==> flow/design.v <==
`timescale 1ns / 1ps
module counter_updown8(
    input clk,
    input reset,
    input en,
    input up_dnN,
    output reg [7:0] count
    );
	reg flag = 0;
	always @ (posedge clk) begin
		if (~reset) begin
			if(flag) begin
				if(en) begin
					if(up_dnN) begin
						count <= {count[6:0], count[7]};
					end
					else begin
						count <= {count[0], count[7:1]};
					end
				end
			end
			else begin
				flag <= 1'b1;
			end
		end
		else begin
			count <= 8'b00000001;
			flag <= 1'b0;
		end
	end
endmodule
; ---- Reports on counter_updown8
; Tool output for the design above, in the order of the flow.
; Lines are those of the file above, counted from 1.
; The mark -- stands for no value.
[inputs]
design = counter_updown8
clock_port = clk
cell_library = sky130hd
lib_corner = tt_025C_1v80

; ---- Elaborated design
; Yosys after proc, flatten, opt, wreduce and memory -nomap, before mapping. Enables and synchronous resets that opt folds into registers are not counted as muxes. Memory bits, and registers merged into a memory's read port (data or address), are not among the register bits. Print and check cells are not counted. Equal cells are merged and count once.
[bits]
clocked_rd_ports_x_width = 0
in_bits = 4
mem_count = 0
register_bits = 9
out_inout_bits = 8
mem_bits_ro = 0
elab_cells = 4
latchBits = 0
ramBits = 0
[op_classes]
shift = 0
bitwise = 0
mul = 0
compare = 0
n_div = 0
n_mux = 1
n_reduce_logical = 1
n_eq = 0
addsub = 0
[op_table]
columns = cell, count
row1 = 8-bit two-way mux, 1
row2 = 2-bit AND reduction, 1

; ---- Longest topological paths
; Depth = most cells in a row (Yosys ltp): at word level without a register or memory, in the mapped netlist without a sequential cell, where the memories' decode and read muxes count.
[depth]
depth_word = 1
ABC_AREA = 0
mapped_depth = 4
depth_no_buf = 2

; ---- After synthesis
; Source: synth_stat.txt of the flow (Yosys; design flattened, memories mapped). It holds for the ABC_AREA given above (unset counts as 0); a run with the other value may have another netlist.
[by_type]
columns = cell_type, count, type_area_um2
row1 = sky130_fd_sc_hd__dfxtp_1, 9, 180.173
row2 = sky130_fd_sc_hd__a211oi_2, 7, 87.584
row3 = sky130_fd_sc_hd__mux2i_1, 8, 80.077
row4 = sky130_fd_sc_hd__a21oi_1, 7, 35.034
row5 = sky130_fd_sc_hd__buf_6, 2, 22.522
row6 = sky130_fd_sc_hd__buf_4, 2, 15.014
row7 = sky130_fd_sc_hd__and2_4, 1, 8.758
row8 = sky130_fd_sc_hd__a211oi_1, 1, 7.507
row9 = sky130_fd_sc_hd__a31oi_1, 1, 6.256
row10 = sky130_fd_sc_hd__buf_2, 1, 5.005
row11 = sky130_fd_sc_hd__inv_1, 1, 3.754
[mapped]
buf_cells = 5
synth_area_um2 = 451.7
flip_flops = 9
stdcells = 40
sequential_area_um2 = 180.2

; ---- Path before layout
; OpenSTA on the mapped netlist: ideal clock, no wires. The path of least setup slack (recovery checks aside). Input and output delay are each 20% of the period. Register names are those of the netlist, which keeps one name where synthesis merged equal registers.
[synth_path]
kind = reg-to-reg
startpoint = register flag
endpoint = register count[1]
driving_pins = 5
clock_period_ns = 1.12
t_arrival_ns = 0.828
path_buffers = 2
t_required_ns = 1.041
launch_ns = 0.000
delay_ns = 0.907
setup_time_ns = 0.079
setup_slack_ns = 0.213
period_less_setup_slack_ns = 0.907
; "delay_ns" is the arrival time less input delay plus setup time.
; "driving_pins": output pins that drive a net of the path, with the launching flip-flop's if there is one; two outputs of one cell count as two.
; "period_less_setup_slack_ns" = period - worst setup slack (recovery checks aside). The figure is calculated, with input and output delays left at 20% of the set period.
; The rows between start and end are the longest chain of elaborated cells between them; the timing report does not say that the signal goes this way. Where chains are equally long, one stands for them.
; A line is the first line of the expression or statement that the cell stems from. Yosys adds cells for indexed reads and writes and turns some case tables into memories.
; A register here has more assigning lines than the two given.
[synth_via]
path_cell_list = sky130_fd_sc_hd__dfxtp_1 > sky130_fd_sc_hd__buf_4 > sky130_fd_sc_hd__and2_4 > sky130_fd_sc_hd__buf_6 > sky130_fd_sc_hd__a211oi_2
elab_chain_cells = 1
cone_cells = 1
cone_lines = 0
classes_between = reduce/logical: 1
[synth_lines]
columns = item, line_no
row1 = start: declaration, 9  ; reg flag = 0;
row2 = start: assignment, 23  ; flag <= 1'b1;
row3 = start: assignment, 28  ; flag <= 1'b0;
row4 = 2-bit AND reduction, --
row5 = end: assignment, 15  ; count <= {count[6:0], count[7]};
row6 = end: assignment, 18  ; count <= {count[0], count[7:1]};
row7 = end: declaration, 7  ; output reg [7:0] count

; ---- Path in the finished layout
; From the final timing report of record 1: the path of least setup slack in the routed layout; clock arrival at registers is part of the times.
[layout_path]
kind = reg-to-output
startpoint = register count[5]
endpoint = output count[5]
out_delay_ns = 0.32
path_buffers = 1
t_required_ns = 1.29
clock_period_ns = 1.61
t_arrival_ns = 1.19
launch_ns = 0.25
setup_slack_ns = 0.10
driving_pins = 2
; A register here has more assigning lines than the two given.
[layout_via]
path_cell_list = sky130_fd_sc_hd__dfxtp_1 > sky130_fd_sc_hd__clkdlybuf4s50_1
elab_chain_cells = 0
cone_cells = 0
cone_lines = 0
[layout_lines]
columns = item, line_no
row1 = start: declaration, 7  ; output reg [7:0] count
row2 = start: assignment, 15  ; count <= {count[6:0], count[7]};
row3 = start: assignment, 18  ; count <= {count[0], count[7:1]};
row4 = end: declaration, 7

; Record of 2 stored runs of the RTL-to-layout flow on counter_updown8, platform sky130hd. The runs are unordered. Constraints: input delay and output delay 20% of the set period each, output load 0.01 pF.
; "worst_path_time_ns" means the part of the period allowed to the worst setup path (the constraints hold back 20% at inputs and 20% at outputs) less its slack; where the path has registers, the arrival times of their clocks count too.
; "power_total_mw": no workload was simulated; the value follows from the tool's default switching activity.

[record 1: settings]
period_ns = 1.61
CAP_MARGIN = 20
CORE_MARGIN = 2
CORE_UTILIZATION = 40
SLEW_MARGIN = 20
[record 1: results]
total_die_area_um2 = 1414.1
hold_ws_ns = 0.585
final_util_frac = 0.546
total_negative_slack_ns = 0.000
worst_path_time_ns = 1.19
worst_path_kind = reg-to-output
timing.setup.ws_ns = 0.097
ys_area_um2 = 451.7
power_total_mw = 0.5269

[record 2: settings]
period_ns = 0.739
CORE_UTILIZATION = 48
SETUP_SLACK_MARGIN = 0.18
PLACE_DENSITY_LB_ADDON = 0.26
CELL_PAD_IN_SITES_GLOBAL_PLACEMENT = 3
CELL_PAD_IN_SITES_DETAIL_PLACEMENT = 0
TNS_END_PERCENT = 40
ABC_AREA = 1
GPL_ROUTABILITY_DRIVEN = 0
CAP_MARGIN = 0
SLEW_MARGIN = 25
MAX_ROUTING_LAYER = met5
CORE_MARGIN = 2
[record 2: results]
outcome = unfinished; error FLW-0024 in placement
